==> flow/design.v <==
`timescale 1ns / 1ps
module RV_dp_ram#(
    parameter DATAW     = 8,
    parameter SIZE      = 4,
    parameter BYTEENW   = 1,
    parameter OUT_REG   = 0,
    parameter ADDRW     = $clog2(SIZE)
)(
    input  wire                 clk,
    input  wire                 reset,
    input  wire [BYTEENW-1 : 0] wren,
    input  wire [ADDRW-1 : 0]   waddr,
    input  wire [DATAW-1 : 0]   wdata,
    input  wire [ADDRW-1 : 0]   raddr,
    output wire [DATAW-1 : 0]   rdata
);
    if(OUT_REG)
    begin
        reg [DATAW-1:0] rdata_r;
        if(BYTEENW > 1)
        begin
            reg [(BYTEENW * 8) - 1:0] ram [SIZE-1:0]; 
            always@(posedge clk) 
            begin : RAM_operations
                integer i,j;
                if(reset)
                begin
                    for (i = 0; i < SIZE; i = i + 1) 
                    begin
                        ram[i] <= 0;
                    end
                end
                else begin
                    for(i = 0 ; i < BYTEENW; i = i + 1)
                    begin
                        for(j = 0 ; j < 8 ; j = j + 1)
                        begin
                            if (wren[i])
                                ram[waddr][(i*8)+j] <= wdata[i * 8  + j];
                        end
                    end 
                end
                rdata_r <= ram[raddr];
            end 
        end 
        else begin
            reg [DATAW-1:0] ram [SIZE-1:0];
            integer i;
            always @(posedge clk) 
            begin
                if(reset)
                begin
                    for (i = 0; i < SIZE; i = i + 1) 
                    begin
                        ram[i] <= 0;
                    end   
                end
                else begin
                    if(wren)
                        ram[waddr] <= wdata;
                end
                rdata_r <= ram[raddr];
            end
        end
        assign rdata = rdata_r;
    end
    else begin
        if(BYTEENW > 1)
        begin
            reg [(BYTEENW * 8) - 1:0] ram [SIZE-1:0]; 
            always@(posedge clk)
            begin : RAM_Operations1
                integer i,j;
                if(reset)
                begin
                    for (i = 0; i < SIZE; i = i + 1) 
                    begin
                        ram[i] <= 0;
                    end
                end
                else begin
                    for(i = 0 ; i < BYTEENW; i = i + 1)
                    begin
                        for(j = 0 ; j < 8 ; j = j + 1)
                        begin
                            if (wren[i])
                                ram[waddr][(i*8)+j] <= wdata[i * 8  + j];
                        end
                    end 
                end
            end 
            assign rdata  = ram[raddr];
        end 
        else begin
            reg [DATAW-1:0] ram [SIZE-1:0];
            integer i;
            always @(posedge clk) 
            begin 
                if(reset)
                begin
                    for (i = 0; i < SIZE; i = i + 1) 
                    begin
                        ram[i] <= 0;
                    end   
                end
                else begin
                    if(wren)
                        ram[waddr] <= wdata;
                end
            end
            assign rdata  = ram[raddr];
        end
    end
endmodule
`timescale 1ns / 1ps
module RV_find_first#(
    parameter N       = 4,
    parameter DATAW   = 2,
    parameter REVERSE = 0
)(
    input   wire    [(DATAW * N)-1:0]   data_i,      
    input   wire    [N-1:0]             valid_i,     
    output  wire    [DATAW-1:0]         data_o,      
    output  wire                        valid_o      
);
    localparam  LOGN    =   $clog2(N);
    localparam  TL      =   (1 << LOGN) - 1;         
    localparam  TN      =   (1 << (LOGN+1)) - 1;     
    wire    [DATAW-1:0] data_2D [N-1:0];         
    wire    [TN-1:0]    s_n;                     
    wire    [DATAW-1:0] d_n  [TN-1:0];           
    genvar i;
    genvar j;
    generate
        for (i = 0; i < N; i = i + 1) begin
            assign  data_2D[i]   =   data_i[(i+1) * DATAW - 1:i * DATAW];
        end
        for (i = 0; i < N; i = i + 1) begin
            assign s_n[TL+i] = REVERSE ? valid_i[N-1-i] : valid_i[i];
            assign d_n[TL+i] = REVERSE ? data_2D[N-1-i] : data_2D[i];
        end
        for (i = TL+N; i < TN; i = i + 1) begin
            assign s_n[i] = 0;
            assign d_n[i] = 0;
        end
        for (j = 0; j < LOGN; j = j + 1) begin
            for (i = 0; i < (2**j); i = i + 1) begin
                assign s_n[2**j-1 + i] = s_n[2**(j+1)-1 + i*2] | s_n[2**(j+1)-1 + i*2+1]; 
                assign d_n[2**j - 1+i] = s_n[2**(j+1)-1 + i*2] ? d_n[2**(j+1)-1 + i*2] : d_n[2**(j+1)-1 + i*2+1]; 
            end
        end     
        assign valid_o = s_n[0];
        assign data_o  = d_n[0];
    endgenerate
endmodule
`timescale 1ns / 1ps
module RV_index_buffer#(
    parameter DATAW = 8,
    parameter SIZE  = 4,
    parameter ADDRW = $clog2(SIZE)
)(
    input wire clk,
    input wire reset,
    input wire [DATAW-1 : 0] write_data,
    input wire acquire_slot,
    input wire [ADDRW-1:0] read_addr,
    input wire [ADDRW-1:0] release_addr,
    input wire release_slot,
    output wire [ADDRW-1:0] write_addr,
    output wire [DATAW-1:0] read_data,
    output wire empty,
    output wire full
);
    reg [SIZE-1  :  0] free_slots , free_slots_n;
    reg [ADDRW-1 :  0] write_addr_r;
    reg empty_r , full_r;
    wire free_valid;
    wire [ADDRW-1 :  0] free_index;
    always@(posedge clk)
    begin
        if(reset)
        begin
            write_addr_r  <= {ADDRW{1'b0}};
            free_slots    <= {SIZE{1'b1}};
            empty_r       <= 1'b1;
            full_r        <= 1'b0;
        end
        else begin
            write_addr_r  <= free_index;
            free_slots    <= free_slots_n;
            empty_r       <= (&free_slots_n);
            full_r        <= ~free_valid;
        end
    end
    always@(*)
    begin
        free_slots_n = free_slots;
        if(release_slot)
        begin
            free_slots_n[release_addr] = 1;
        end
        if(acquire_slot)
        begin
            free_slots_n[write_addr_r] = 0;
        end
    end
    RV_lzc #(
        .N (SIZE)
    ) free_slots_sel (
        .in_i    (free_slots_n),
        .cnt_o   (free_index),
        .valid_o (free_valid)
    );
    RV_dp_ram #(
        .DATAW  (DATAW),
        .SIZE   (SIZE)
    ) data_table (
        .clk   (clk), 
        .reset (reset),
        .wren  (acquire_slot),
        .waddr (write_addr_r),
        .wdata (write_data),
        .raddr (read_addr),
        .rdata (read_data)
    );       
    assign write_addr = write_addr_r;
    assign empty      = empty_r;
    assign full       = full_r;
endmodule 
`timescale 1ns / 1ps
module RV_lzc #(
    parameter N    = 8,          
    parameter MODE = 1,          
    parameter LOGN = $clog2(N)    
) (
    input  wire [N-1:0]    in_i,     
    output wire [LOGN-1:0] cnt_o,    
    output wire            valid_o   
);
wire [(N * LOGN)-1:0] indices_flattened;     
genvar i;
generate
    for (i = 0; i < N; i = i + 1) begin
        assign indices_flattened[(i+1) * LOGN - 1:i * LOGN] = MODE ? (N[LOGN-1:0] - 1'b1 - i[LOGN-1:0]) : i[LOGN-1:0];
    end
endgenerate
    RV_find_first #(
        .N       (N),
        .DATAW   (LOGN),
        .REVERSE (MODE)
    ) find_first (        
        .data_i  (indices_flattened),
        .valid_i (in_i),
        .data_o  (cnt_o),
        .valid_o (valid_o)
    );
endmodule
## From RTL to reports: RV_index_buffer

What the tools print for RV_index_buffer, step after step.
Lines are those of the file above, counted from 1.
Cell names lack the library's common part.
A cell with -- has no value.

- Design top: RV_index_buffer
- Clock: clk
- Standard-cell library: sky130hd
- Corner: tt_025C_1v80

## Word level

Source: Yosys, flattened and elaborated, memories not mapped. Widths are those after wreduce; folded enables and synchronous resets count as part of the registers. Registers that Yosys merges into a memory's read port (data or address) are not register bits. Print and check cells do not count. Equal cells are merged and count once.
Yosys's memory passes give these memory sizes; they may raise the number of words (mostly to a power of two), join words into wider ones and drop unused or constant bits.

- Add/sub/neg operators: 2
- Shifts and indexed selects: 3
- Mux-type cells: 15
- Bitwise gates (word level): 10
- Reductions and logical operators: 2

Operators by type and width:

| cell | number |
|---|---|
| 2-to-1 mux 8 bit | 3 |
| variable shift 1 x 3 -> 4 bit (first input constant) | 3 |
| AND 4 bit | 2 |
| OR 4 bit | 2 |
| NOT 4 bit | 2 |
| OR reduction 8 bit | 1 |
| 2-to-1 mux 4 bit | 2 |
| 2-to-1 mux 2 bit | 4 |
| negation 2 -> 3 bit | 2 |
| 2-to-1 mux 1 bit | 6 |
| AND reduction 4 bit | 1 |
| OR 1 bit | 3 |
| NOT 1 bit | 1 |

- Bits in registers: 8
- Memory bits (writable): 32
- Memory cells: 1
- Bits of input ports: 16
- Output and inout port bits: 12
- Elaborated cells: 37

Memories:

| memory | depth | bits a word | line | RTL |
|---|---|---|---|---|
| data_table.genblk1.genblk1.ram | 4 | 8 | 95 | `reg [DATAW-1:0] ram [SIZE-1:0];` |

## Depth

Depth = most cells in a row (Yosys ltp): at word level without a register or memory, in the mapped netlist without a sequential cell, where the memories' decode and read muxes count.

- Depth in word-level cells: 12
- ABC_AREA: 0
- Mapped depth: 5
- Gate-level depth less buffers: 3

## Netlist

Source: synth_stat.txt of the flow (Yosys; design flattened, memories mapped). It holds for the ABC_AREA given above (unset counts as 0); a run with the other value may have another netlist.

Cell types:

| type | number | total area (um^2) |
|---|---|---|
| edfxtp_1 | 32 | 960.922 |
| mux4_2 | 8 | 180.173 |
| dfxtp_1 | 8 | 160.154 |
| nor2_1 | 27 | 101.347 |
| a2bb2oi_2 | 2 | 30.029 |
| inv_1 | 8 | 30.029 |
| nand2_1 | 8 | 30.029 |
| a21o_1 | 3 | 22.522 |
| o21bai_4 | 1 | 18.768 |
| or2_2 | 3 | 18.768 |
| and3b_1 | 2 | 17.517 |
| and2b_1 | 2 | 15.014 |
| buf_2 | 3 | 15.014 |
| nand2b_1 | 2 | 12.512 |
| nor4_2 | 1 | 12.512 |
| and3_4 | 1 | 11.261 |
| buf_6 | 1 | 11.261 |
| a41o_1 | 1 | 10.01 |

Not listed: further types 10, cells in them 12.

- Cells in the netlist: 125
- Chip area (Yosys): 1729.2 um^2
- Sequential part of the area: 1121.1 um^2
- Flip-flops: 40
- Buffer cells: 8

The figures by module come from a second, unflattened synthesis with its own total; it is not the netlist above.

- Cells (unflattened synthesis): 128
- Area total of the unflattened synthesis: 1841.8 um^2

Rows give one instance, submodules left out.

By module:

| module | instances | cells | area (um^2) | seq. area (um^2) |
|---|---|---|---|---|
| RV_dp_ram | 1 | 85 | 1457.6 | 960.9 |
| RV_index_buffer | 1 | 32 | 309.0 | 160.2 |
| RV_find_first | 1 | 9 | 67.6 | 0.0 |
| RV_lzc #(N=4) | 1 | 2 | 7.5 | 0.0 |

## Timing after synthesis

Path of least setup slack by OpenSTA after synthesis, without wires, with an ideal clock, recovery checks aside; 20% of the period is set as input and as output delay. Where synthesis merged equal registers, the netlist keeps one of their names.

- Path type: input-to-output
- From: input read_addr[0]
- To: output read_data[0]
- Clock period: 1.6 ns
- Input delay: 0.320 ns
- External output delay: 0.320 ns
- Time at the first pin: 0.320 ns
- Arrival: 1.108 ns
- Required time: 1.280 ns
- Setup slack: 0.172 ns
- Delay of the path: 0.788 ns
- Driving pins on the path: 2
- Path buffers: 1
- Synthesis period reached: 1.428 ns

"delay of the path" is the arrival time less input delay plus setup time.
A path that ends at an output port has no setup time.
"driving pins on the path": output pins that drive a net of the path, with the launching flip-flop's if there is one; two outputs of one cell count as two.
"synthesis period reached" is the clock period less the worst setup slack; recovery checks do not enter. This is arithmetic on one report: input and output delays are still those of the set period (20% each).
The rows between start and end are the longest chain of elaborated cells between them; the timing report does not say that the signal goes this way. Where chains are equally long, one stands for them.
Each line given opens the expression or statement behind the cell; cells for indexed reads and writes are added by Yosys, which also makes memories of some case tables.
A memory read counts as a cell of the chain, while the word-level depth stops at memories.

- Cell sequence: buf_2 -> mux4_2
- Cells in the longest elaborated chain: 1
- Elaborated cells between the ends (all ways): 1
- RTL lines with such cells: 1
- Classes of those cells: 1 x memory

RTL lines, path post-synthesis:

| what | line | RTL |
|---|---|---|
| start: declaration | 166 | `input wire [ADDRW-1:0] read_addr,` |
| memory (4 x 8 bit) | 95 | `reg [DATAW-1:0] ram [SIZE-1:0];` |
| end: declaration | 170 | `output wire [DATAW-1:0] read_data,` |

## Worst path after layout

From the final timing report of flow run 2: the path of least setup slack in the routed layout; clock arrival at registers is part of the times.

- Path type: reg-to-output
- From: memory data_table.genblk1.genblk1.ram[3][1]
- To: output read_data[1]
- Clock period: 1.45 ns
- External output delay: 0.29 ns
- Time at the first pin: 0.28 ns
- Arrival: 1.29 ns
- Required time: 1.16 ns
- Setup slack: -0.13 ns
- Driving pins on the path: 3
- Path buffers: 1

The rows between start and end are the longest chain of elaborated cells between them; the timing report does not say that the signal goes this way. Where chains are equally long, one stands for them.
A memory read counts as a cell of the chain, while the word-level depth stops at memories.

- Cell sequence: edfxtp_1 -> mux4_2 -> buf_2
- Cells in the longest elaborated chain: 1
- Elaborated cells between the ends (all ways): 1
- RTL lines with such cells: 1
- Classes of those cells: 1 x memory

RTL lines, path post-layout:

| what | line | RTL |
|---|---|---|
| start: declaration | 95 | `reg [DATAW-1:0] ram [SIZE-1:0];` |
| memory (4 x 8 bit) | 95 |  |
| end: declaration | 170 | `output wire [DATAW-1:0] read_data,` |

# Flow runs of RV_index_buffer

Measured data: module RV_index_buffer, platform sky130hd, 2 stored runs of the flow under differing settings, order arbitrary. Input and output delays are each 20% of the period that was set; the output load is 0.01 pF.
"critical path time" means the part of the period allowed to the worst setup path (the constraints hold back 20% at inputs and 20% at outputs) less its slack; where the path has registers, the arrival times of their clocks count too.
"power consumption": no workload was simulated; the value follows from the tool's default switching activity.

### Flow run 1

==> flow/run.sh <==
#!/bin/bash
# the make line also repeats the synthesis and layout settings of config.mk as NAME=value (left out here)
make -C /OpenROAD-flow-scripts/flow DESIGN_CONFIG=/design/flow/config.mk WORK_HOME=/design/flow/orfs CLKGATE_MAP_FILE= finish
==> flow/config.mk <==
export PLATFORM = sky130hd
export DESIGN_NAME = RV_index_buffer
export DESIGN_NICKNAME = RV_index_buffer
export VERILOG_FILES = /design/flow/design.v
export SDC_FILE = /design/flow/constraint.sdc
export NUM_CORES = 4
export LEC_CHECK = 0
export CAP_MARGIN = 20
export CELL_PAD_IN_SITES_DETAIL_PLACEMENT = 2
export CORE_MARGIN = 2
export CORE_UTILIZATION = 59
export MAX_ROUTING_LAYER = met5
export PLACE_DENSITY_LB_ADDON = 0.24
export SETUP_SLACK_MARGIN = 0.07
export SLEW_MARGIN = 20
export TNS_END_PERCENT = 40
==> flow/constraint.sdc <==
create_clock -name core_clock -period 1.89 [get_ports {clk}]
set_input_delay 0.3780 -clock core_clock [delete_from_list [all_inputs] [get_ports {clk}]]
set_output_delay 0.3780 -clock core_clock [all_outputs]
set_load 0.01 [all_outputs]

Outcome of flow run 1: unfinished; error DPL-0033 in placement

### Flow run 2

==> flow/run.sh <==
#!/bin/bash
# the make line also repeats the synthesis and layout settings of config.mk as NAME=value (left out here)
make -C /OpenROAD-flow-scripts/flow DESIGN_CONFIG=/design/flow/config.mk WORK_HOME=/design/flow/orfs CLKGATE_MAP_FILE= finish
==> flow/config.mk <==
export PLATFORM = sky130hd
export DESIGN_NAME = RV_index_buffer
export DESIGN_NICKNAME = RV_index_buffer
export VERILOG_FILES = /design/flow/design.v
export SDC_FILE = /design/flow/constraint.sdc
export NUM_CORES = 4
export LEC_CHECK = 0
export CAP_MARGIN = 20
export CORE_MARGIN = 2
export CORE_UTILIZATION = 40
export SETUP_SLACK_MARGIN = 0.23
export SLEW_MARGIN = 20
==> flow/constraint.sdc <==
create_clock -name core_clock -period 1.45 [get_ports {clk}]
set_input_delay 0.2900 -clock core_clock [delete_from_list [all_inputs] [get_ports {clk}]]
set_output_delay 0.2900 -clock core_clock [all_outputs]
set_load 0.01 [all_outputs]

Results of flow run 2:
- Synthesized cell area: 1729.2 um^2
- Utilization of the finished layout: 0.557
- Final setup TNS: -0.906 ns
- Critical path time: 1.29 ns
- Worst setup path type: reg-to-output
- Worst setup slack after layout: -0.129 ns
- Full die area: 4865.1 um^2
- Standard-cell area after routing: 2275.9 um^2
- Power consumption: 2241 uW
