==> flow/design.v <==
`timescale 1ns / 1ps
module RV_shift_register_wr#(
    parameter DATAW = 8,
    parameter DEPTH = 2,
    parameter DEPTHW = $clog2(DEPTH)
)(
    input  wire clk,
    input  wire reset,
    input  wire enable,
    input  wire [DATAW-1 : 0] data_in,
    output wire [DATAW-1 : 0] data_out
);
    reg [DATAW-1:0]  entries   [DEPTH-1:0];
    integer i , r;
    always@(posedge clk)
    begin
        if(reset)
        begin
            for(r = 0 ; r < DEPTH ; r = r + 1)
            begin
                entries[r] = 0;
            end
        end
        else if(enable) begin
            for(i = DEPTH-1; i > 0 ; i = i - 1)
            begin
                entries[i] <= entries[i-1]; 
                entries[0] <= data_in;
            end
        end
    end
    assign data_out = entries[DEPTH-1];
endmodule
# --- Tool chain data of RV_shift_register_wr ---
# The steps from the RTL of RV_shift_register_wr to its reports follow in flow order.
# Lines are those of the file above, counted from 1.
# Operators carry their Yosys type and port widths (W data, S select, Z words).
# Cell names lack the library's common part.
design:
  top_module: "RV_shift_register_wr"
  clock_port: "clk"
  lib: "sky130hd"
  pvt_corner: "tt_025C_1v80"

# --- Elaborated design ---
# Yosys after proc, flatten, opt, wreduce and memory -nomap, before mapping. Enables and synchronous resets that opt folds into registers are not counted as muxes. Print and check cells are not counted. Equal cells are merged and count once.
bits:
  regBits: 16
  input_bits: 11
  wordCells: 2

# --- Logic depth ---
# Depth = most cells in a row (Yosys ltp): at word level without a register or memory, in the mapped netlist without a sequential cell, where the memories' decode and read muxes count.
logic_depth:
  ltp_word: 0
  abc_area: 1
  depth_mapped: 4

# --- After synthesis ---
# The flow's flattened synthesis, as Yosys stat reports it; memories are mapped. The netlist is that of the ABC_AREA named above (0 if unset); the other value can give another one.
mapped:
  stdcells: 101
  synth_area_um2: 670.6
  sequential_area_um2: 320.3
  ff_cells: 16
  buffers: 4
by_type:
  columns: ["cell_type", "count"]
  rows:
  - ["dfxtp_1", 16]
  - ["nand2_1", 32]
  - ["nor2_1", 30]
  - ["inv_1", 17]
  - ["buf_6", 3]
  - ["nor2_2", 2]
  - ["buf_4", 1]

# --- Path before layout ---
# Path of least setup slack by OpenSTA after synthesis, without wires, with an ideal clock, recovery checks aside; 20% of the period is set as input and as output delay. Where synthesis merged equal registers, the netlist keeps one of their names.
synth_timing:
  path_kind: "input port to flip-flop"
  startpoint: "input port reset"
  endpoint: "register entries[0][3]"
  clock_period_ps: 838
  setup_ps: 62
  arrival_ps: 576
  required_time_ps: 776
  setup_slack_ps: 200
  delay_ps: 470
  driving_pins: 4
  n_path_buf: 1
  period_less_setup_slack_ps: 638
# "delay_ps" = arrival - input delay + setup time.
# "driving_pins": output pins that drive a net of the path, with the launching flip-flop's if there is one; two outputs of one cell count as two.
# "period_less_setup_slack_ps" is the clock period less the worst setup slack; recovery checks do not enter. This is arithmetic on one report: input and output delays are still those of the set period (20% each).
synth_between:
  path_cell_list: "inv_1 > buf_4 > nand2_1 > nor2_2"
synth_lines:
  columns: ["element", "line_no", "rtl"]
  rows:
  - ["start, declared", 8, "input  wire reset,"]
  - ["end, assigned", 21, "entries[r] = 0;"]
  - ["end, assigned", 28, "entries[0] <= data_in;"]
  - ["end, declared", 13, "reg [DATAW-1:0]  entries   [DEPTH-1:0];"]
# Chain of elaborated cells between the ends: none given.

# --- Path in the finished layout ---
# From the final timing report of run 2: the path of least setup slack in the routed layout; clock arrival at registers is part of the times.
# The report prints the path's times to 10 ps; the period is as set.
layout_timing:
  path_kind: "flip-flop to output port"
  startpoint: "register entries[1][4]"
  endpoint: "output port data_out[4]"
  clock_period_ps: 456
  output_delay_ps: 90
  arrival_ps: 750
  required_time_ps: 360
  setup_slack_ps: -380
  driving_pins: 2
  n_path_buf: 1
layout_between:
  path_cell_list: "dfxtp_2 > buf_6"
  elab_chain_cells: 0
  cells_between: 0
  cone_lines: 0
layout_lines:
  columns: ["element", "line_no", "rtl"]
  rows:
  - ["start, declared", 13, "reg [DATAW-1:0]  entries   [DEPTH-1:0];"]
  - ["start, assigned", 21, "entries[r] = 0;"]
  - ["start, assigned", 27, "entries[i] <= entries[i-1];"]
  - ["end, declared", 11, "output wire [DATAW-1 : 0] data_out"]

Wiki page: RV_shift_register_wr / flow data

Top module RV_shift_register_wr; platform sky130hd; tools Yosys and OpenROAD; 2 stored runs in no particular order. Input and output delays are each 20% of the period that was set; the output load is 0.01 pF.
By "period_less_ws_ps" is meant the clock period of the run minus its worst setup slack. This is arithmetic on one report: input and output delays are still those of the set period (20% each).
By "worst_path_ps" is meant the share of the clock period that the worst setup path is allowed (20% is reserved at inputs, 20% at outputs), minus its slack. Clock arrival times at its registers enter into it.
By "fin_power_uw" is meant OpenSTA's value without simulated activity: inputs other than the clock are taken to toggle once in ten clock periods, and the tool carries that through the logic.
"worst_path_ps" is given in steps of 10 ps.

--- run 1 ---
==> flow/run.sh <==
#!/bin/bash
# the make line also repeats the synthesis and layout settings of config.mk as NAME=value (left out here)
make -C /OpenROAD-flow-scripts/flow DESIGN_CONFIG=/design/flow/config.mk WORK_HOME=/design/flow/orfs CLKGATE_MAP_FILE= finish
==> flow/config.mk <==
export PLATFORM = sky130hd
export DESIGN_NAME = RV_shift_register_wr
export DESIGN_NICKNAME = RV_shift_register_wr
export VERILOG_FILES = /design/flow/design.v
export SDC_FILE = /design/flow/constraint.sdc
export NUM_CORES = 4
export LEC_CHECK = 0
export CAP_MARGIN = 20
export CORE_MARGIN = 3
export CORE_UTILIZATION = 62
export GPL_ROUTABILITY_DRIVEN = 1
export PLACE_DENSITY = 0.65
export SLEW_MARGIN = 10
export TNS_END_PERCENT = 75
==> flow/constraint.sdc <==
create_clock -name core_clock -period 0.998 [get_ports {clk}]
set_input_delay 0.1996 -clock core_clock [delete_from_list [all_inputs] [get_ports {clk}]]
set_output_delay 0.1996 -clock core_clock [all_outputs]
set_load 0.01 [all_outputs]

==> results, as YAML <==
outcome: "no results, floorplanning failed with PDN-0185"

--- run 2 ---
==> flow/run.sh <==
#!/bin/bash
# the make line also repeats the synthesis and layout settings of config.mk as NAME=value (left out here)
make -C /OpenROAD-flow-scripts/flow DESIGN_CONFIG=/design/flow/config.mk WORK_HOME=/design/flow/orfs CLKGATE_MAP_FILE= finish
==> flow/config.mk <==
export PLATFORM = sky130hd
export DESIGN_NAME = RV_shift_register_wr
export DESIGN_NICKNAME = RV_shift_register_wr
export VERILOG_FILES = /design/flow/design.v
export SDC_FILE = /design/flow/constraint.sdc
export NUM_CORES = 4
export LEC_CHECK = 0
export ABC_AREA = 1
export CAP_MARGIN = 20
export CELL_PAD_IN_SITES_DETAIL_PLACEMENT = 1
export CORE_MARGIN = 10
export CORE_UTILIZATION = 29
export GPL_TIMING_DRIVEN = 1
export HOLD_SLACK_MARGIN = 0.13
export MAX_ROUTING_LAYER = met5
export MIN_ROUTING_LAYER = met1
export PLACE_DENSITY_LB_ADDON = 0.15
export SLEW_MARGIN = 25
==> flow/constraint.sdc <==
create_clock -name core_clock -period 0.456 [get_ports {clk}]
set_input_delay 0.0912 -clock core_clock [delete_from_list [all_inputs] [get_ports {clk}]]
set_output_delay 0.0912 -clock core_clock [all_outputs]
set_load 0.01 [all_outputs]

==> results, as YAML <==
results:
  period_less_ws_ps: 837
  worst_path_ps: 750
  worst_path_kind: "flip-flop to output port"
  finish.stdcell_area_um2: 1057.3
  total_negative_slack_ps: -5178
  fin_power_uw: 3143
  post_route_util_pct: 47.8
  design_die_area_um2: 4636.2
  final_hold_ws_ps: 129
  final_setup_ws_ps: -381
  ys_area_um2: 670.6
